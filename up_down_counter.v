==> flow/design.v <==
module and2(
  input wire i1,
  i2,
  output wire o
);
assign o = i1&i2;
endmodule
module or2(
  input wire i1,
  i2,
  output wire o
);
assign o = i1|i2;
endmodule
module tfr(reset,clock,t,q);
input t,clock,reset;
output reg q;
always@(posedge clock)
begin
  case({reset,t})
    2'b00 :q=q;
    2'b01 :q=~q;
    default: q=0;
  endcase
end
endmodule
module up_down_counter(
  input wire clk,
  up,
  reset,
  output wire [15:0]out
);
wire[15:0] temp;
wire[14:0] and1_out, and2_out, or_out;
tfr t1(reset, clk, 1'b1, temp[0]);
and2 a1_1(temp[0], up, and1_out[0]);
and2 a1_2(!temp[0], !up, and2_out[0]);
or2 o1(and1_out[0], and2_out[0], or_out[0]);
tfr t2(reset, clk, or_out[0], temp[1]);
and2 a2_1(temp[1], and1_out[0], and1_out[1]);
and2 a2_2(!temp[1], and2_out[0], and2_out[1]);
or2 o2(and1_out[1], and2_out[1], or_out[1]);
tfr t3(reset, clk, or_out[1], temp[2]);
and2 a3_1(temp[2], and1_out[1], and1_out[2]);
and2 a3_2(!temp[2], and2_out[1], and2_out[2]);
or2 o3(and1_out[2], and2_out[2], or_out[2]);
tfr t4(reset, clk, or_out[2], temp[3]);
and2 a4_1(temp[3], and1_out[2], and1_out[3]);
and2 a4_2(!temp[3], and2_out[2], and2_out[3]);
or2 o4(and1_out[3], and2_out[3], or_out[3]);
tfr t5(reset, clk, or_out[3], temp[4]);
and2 a5_1(temp[4], and1_out[3], and1_out[4]);
and2 a5_2(!temp[4], and2_out[3], and2_out[4]);
or2 o5(and1_out[4], and2_out[4], or_out[4]);
tfr t6(reset, clk, or_out[4], temp[5]);
and2 a6_1(temp[5], and1_out[4], and1_out[5]);
and2 a6_2(!temp[5], and2_out[4], and2_out[5]);
or2 o6(and1_out[5], and2_out[5], or_out[5]);
tfr t7(reset, clk, or_out[5], temp[6]);
and2 a7_1(temp[6], and1_out[5], and1_out[6]);
and2 a7_2(!temp[6], and2_out[5], and2_out[6]);
or2 o7(and1_out[6], and2_out[6], or_out[6]);
tfr t8(reset, clk, or_out[6], temp[7]);
and2 a8_1(temp[7], and1_out[6], and1_out[7]);
and2 a8_2(!temp[7], and2_out[6], and2_out[7]);
or2 o8(and1_out[7], and2_out[7], or_out[7]);
tfr t9(reset, clk, or_out[7], temp[8]);
and2 a9_1(temp[8], and1_out[7], and1_out[8]);
and2 a9_2(!temp[8], and2_out[7], and2_out[8]);
or2 o9(and1_out[8], and2_out[8], or_out[8]);
tfr t10(reset, clk, or_out[8], temp[9]);
and2 a10_1(temp[9], and1_out[8], and1_out[9]);
and2 a10_2(!temp[9], and2_out[8], and2_out[9]);
or2 o10(and1_out[9], and2_out[9], or_out[9]);
tfr t11(reset, clk, or_out[9], temp[10]);
and2 a11_1(temp[10], and1_out[9], and1_out[10]);
and2 a11_2(!temp[10], and2_out[9], and2_out[10]);
or2 o11(and1_out[10], and2_out[10], or_out[10]);
tfr t12(reset, clk, or_out[10], temp[11]);
and2 a12_1(temp[11], and1_out[10], and1_out[11]);
and2 a12_2(!temp[11], and2_out[10], and2_out[11]);
or2 o12(and1_out[11], and2_out[11], or_out[11]);
tfr t13(reset, clk, or_out[11], temp[12]);
and2 a13_1(temp[12], and1_out[11], and1_out[12]);
and2 a13_2(!temp[12], and2_out[11], and2_out[12]);
or2 o13(and1_out[12], and2_out[12], or_out[12]);
tfr t14(reset, clk, or_out[12], temp[13]);
and2 a14_1(temp[13], and1_out[12], and1_out[13]);
and2 a14_2(!temp[13], and2_out[12], and2_out[13]);
or2 o14(and1_out[13], and2_out[13], or_out[13]);
tfr t15(reset, clk, or_out[13], temp[14]);
and2 a15_1(temp[14], and1_out[13], and1_out[14]);
and2 a15_2(!temp[14], and2_out[13], and2_out[14]);
or2 o15(and1_out[14], and2_out[14], or_out[14]);
tfr t16(reset, clk, or_out[14], temp[15]);
assign out = temp;
endmodule 
**Reports on up_down_counter**

What the tools print for up_down_counter, step after step.
Line numbers count from 1 in the design file above.
A cell with n/a has no value.

- Top: up_down_counter
- Clock port: clk
- Standard-cell library: sky130hd
- Corner: tt_025C_1v80

**Elaborated design**

Yosys after proc, flatten, opt, wreduce and memory -nomap, before mapping. Memory bits, and registers merged into a memory's read port (data or address), are not among the register bits. Print and check cells are not counted. Equal cells are merged and count once.

- Output and inout bits: 16
- Elaborated cells: 141
- Bits in registers: 16

- Bitwise logic cells: 62
- Reductions and logical operators: 32
- Equal/unequal tests: 15
- Mux-type cells: 16

Operator list:

| operator | number |
|---|---|
| 2-bit logical NOT | 16 |
| 1-bit case mux with 2-bit select | 16 |
| 1-bit AND | 30 |
| 2-bit by 1-bit == test with 1-bit output with constant B | 15 |
| 1-bit inverter | 17 |
| 1-bit logical NOT | 16 |
| 1-bit bitwise OR | 15 |

**Depth**

Depth = most cells in a row (Yosys ltp): at word level without a register or memory, in the mapped netlist without a sequential cell, where the memories' decode and read muxes count.

- Word-level depth: 19
- ABC_AREA: 0
- Gate-level depth with buffers: 6
- Gate-level depth less buffers: 5

**After synthesis**

The flow's flattened synthesis, as Yosys stat reports it; memories are mapped. The netlist is that of the ABC_AREA named above (0 if unset); the other value can give another one.
The area totals of this step are shown rounded.

- Sequential part of the area: 470.5 um^2
- Flip-flop cells: 16
- Cell area after synthesis: 1,150 um^2
- Standard cells after synthesis: 118

Cell types:

| type | number | total area (um^2) |
|---|---|---|
| sky130_fd_sc_hd__edfxtp_1 | 15 | 450.432 |
| sky130_fd_sc_hd__buf_4 | 18 | 135.13 |
| sky130_fd_sc_hd__nand3_1 | 17 | 85.082 |
| sky130_fd_sc_hd__a211oi_2 | 5 | 62.56 |
| sky130_fd_sc_hd__nand4_1 | 8 | 50.048 |
| sky130_fd_sc_hd__a211oi_1 | 5 | 37.536 |
| sky130_fd_sc_hd__nand2_1 | 9 | 33.782 |
| sky130_fd_sc_hd__nor3_1 | 6 | 30.029 |
| sky130_fd_sc_hd__ha_1 | 2 | 25.024 |
| sky130_fd_sc_hd__nor2_1 | 6 | 22.522 |
| sky130_fd_sc_hd__dfxtp_1 | 1 | 20.019 |
| sky130_fd_sc_hd__and4_1 | 2 | 17.517 |
| sky130_fd_sc_hd__nand4b_1 | 2 | 17.517 |
| sky130_fd_sc_hd__nor3_4 | 1 | 16.266 |
| sky130_fd_sc_hd__nor4b_2 | 1 | 15.014 |
| sky130_fd_sc_hd__and2_1 | 2 | 12.512 |
| sky130_fd_sc_hd__and3_1 | 2 | 12.512 |
| sky130_fd_sc_hd__nor4_2 | 1 | 12.512 |

Not listed: further types 11, cells in them 15.
The figures by module come from a second, unflattened synthesis with its own total; it is not the netlist above.

- Cell total of the unflattened synthesis: 110
- Area (unflattened synthesis): 1,046 um^2

Each row is one instance without its submodules.

Modules:

| module | area (um^2) | cells | times used | sequential area (um^2) |
|---|---|---|---|---|
| tfr | 43.8 | 3 | 16 | 30.0 |
| and2 | 6.3 | 1 | 30 | 0.0 |
| or2 | 6.3 | 1 | 15 | 0.0 |
| up_down_counter | 63.8 | 17 | 1 | 0.0 |

**Timing after synthesis**

Source: OpenSTA report_checks on the synthesized netlist (no wires, ideal clock, input and output delay 20% of the period each), path of least setup slack; recovery checks are left aside. Register names are those of the netlist, which keeps one name where synthesis merged equal registers.

- Kind: in2reg
- From: in up
- To: reg t13.q
- Period: 1,770 ps
- Path delay: 1,126 ps
- Buffers on the path: 1
- Required time: 1,475 ps
- Path slack: 289 ps
- Launch time at the first pin: 354 ps
- Arrival: 1,185 ps
- Driving pins on the path: 6
- Synthesis period reached: 1,481 ps

"path delay" = arrival - input delay + setup time.
"driving pins on the path": output pins that drive a net of the path, with the launching flip-flop's if there is one; two outputs of one cell count as two.
"synthesis period reached" is the clock period less the worst setup slack; recovery checks do not enter. This is arithmetic on one report: input and output delays are still those of the set period (20% each).
The rows between start and end are the longest chain of elaborated cells between them; the timing report does not say that the signal goes this way. Where chains are equally long, one stands for them.
A line is the first line of the expression or statement that the cell stems from. Yosys adds cells for indexed reads and writes and turns some case tables into memories.
At most two assigning lines are given for a register; there are more.
Only ways into the end's enable, where the timed path ends, are counted here.

- Cell sequence: sky130_fd_sc_hd__inv_1 > sky130_fd_sc_hd__ha_1 > sky130_fd_sc_hd__nor4b_2 > sky130_fd_sc_hd__buf_4 > sky130_fd_sc_hd__nand4b_1 > sky130_fd_sc_hd__nand3_1
- Cells in the longest elaborated chain: 15
- Elaborated cells between the ends (all ways): 27
- Source lines of those cells: 4
- Those cells by class: logic: 25; reduce/logical: 2

RTL lines, path post-synthesis:

| item | line | RTL |
|---|---|---|
| start, declared | 29 | `up,` |
| 1-bit logical NOT | 37 | `and2 a1_2(!temp[0], !up, and2_out[0]);` |
| 1-bit AND (12 in a row) | 6 | `assign o = i1&i2;` |
| 1-bit bitwise OR | 13 | `assign o = i1\|i2;` |
| 2-bit logical NOT | 20 | `case({reset,t})` |
| end, assigned | 21 | `2'b00 :q=q;` |
| end, assigned | 22 | `2'b01 :q=~q;` |
| end, declared | 17 | `output reg q;` |

**Timing after layout**

From the final timing report of job 1: the path of least setup slack in the routed layout; clock arrival at registers is part of the times.
The report prints the path's times to 10 ps; the period is as set.

- Kind: reg2reg
- From: reg t3.q
- To: reg t11.q
- Path slack: -260 ps
- Launch time at the first pin: 310 ps
- Arrival: 1,670 ps
- Period: 1,370 ps
- Driving pins on the path: 6
- Buffers on the path: 2
- Required time: 1,410 ps

The rows between start and end are the longest chain of elaborated cells between them; the timing report does not say that the signal goes this way. Where chains are equally long, one stands for them.
At most two assigning lines are given for a register; there are more.
Only ways into the end's enable, where the timed path ends, are counted here.

- Cell sequence: sky130_fd_sc_hd__edfxtp_1 > sky130_fd_sc_hd__buf_6 > sky130_fd_sc_hd__nor4b_4 > sky130_fd_sc_hd__buf_4 > sky130_fd_sc_hd__nand4b_1 > sky130_fd_sc_hd__nand3_1
- Cells in the longest elaborated chain: 11
- Elaborated cells between the ends (all ways): 19
- Source lines of those cells: 4
- Those cells by class: logic: 17; reduce/logical: 2

RTL lines, path after layout:

| item | line | RTL |
|---|---|---|
| start, declared | 17 | `output reg q;` |
| start, assigned | 21 | `2'b00 :q=q;` |
| start, assigned | 22 | `2'b01 :q=~q;` |
| 1-bit logical NOT | 45 | `and2 a3_2(!temp[2], and2_out[1], and2_out[2]);` |
| 1-bit AND (8 in a row) | 6 | `assign o = i1&i2;` |
| 1-bit bitwise OR | 13 | `assign o = i1\|i2;` |
| 2-bit logical NOT | 20 | `case({reset,t})` |
| end, assigned | 21 |  |
| end, assigned | 22 |  |
| end, declared | 17 |  |

Ticket comment

Settings and measured results of 2 stored flow runs for module up_down_counter (sky130hd), not sorted in any way. The constraints put input and output delay at 20% of the set period each and load the outputs with 0.01 pF.
By "clock period reached" is meant the clock period of the run minus its worst setup slack. This is arithmetic on one report: input and output delays are still those of the set period (20% each).
"time of the worst setup path" = time allowed to the worst setup path (clock period - input delay - output delay, where it has them) - its slack; a late launch clock adds to it, a late capture clock takes from it.
"total power of the final layout" rests on the timing tool's default activity at the inputs, not on a simulated workload.
"time of the worst setup path" is known to 10 ps.
Results are given in rounded form.

### Job 1

Settings: `period_ns=1.37`, `CORE_UTILIZATION=32`, `SETUP_SLACK_MARGIN=0.04`, `PLACE_DENSITY_LB_ADDON=0.04`, `CELL_PAD_IN_SITES_GLOBAL_PLACEMENT=1`, `CELL_PAD_IN_SITES_DETAIL_PLACEMENT=2`, `TNS_END_PERCENT=10`, `CTS_CLUSTER_SIZE=53`, `CAP_MARGIN=40`, `CORE_MARGIN=2`, `SLEW_MARGIN=20`

- Worst setup slack after layout: -264 ps
- Clock period reached: 1,634 ps
- Total die area: 4,089 um^2
- Time of the worst setup path: 1,630 ps
- Worst setup path type: reg2reg
- Area of the standard cells in the finished layout: 1,647 um^2
- Worst hold slack in the final report: 525 ps
- Chip area in the Yosys report: 1,150 um^2
- Total power of the final layout: 1.324 mW

### Job 2

Settings: `period_ns=1.09`, `CORE_UTILIZATION=22`, `SETUP_SLACK_MARGIN=0.26`, `PLACE_DENSITY=0.61`, `CORE_ASPECT_RATIO=0.69`, `TNS_END_PERCENT=50`, `ABC_AREA=0`, `CTS_CLUSTER_DIAMETER=142`, `CAP_MARGIN=15`, `SLEW_MARGIN=20`, `CORE_MARGIN=2`

- Chip area in the Yosys report: 1,150 um^2
- Worst setup slack after layout: -455 ps
- Total die area: 5,831 um^2
- Area of the standard cells in the finished layout: 1,804 um^2
- Worst hold slack in the final report: 499 ps
- Time of the worst setup path: 1,550 ps
- Worst setup path type: reg2reg
- Total power of the final layout: 1.742 mW
- Clock period reached: 1,545 ps
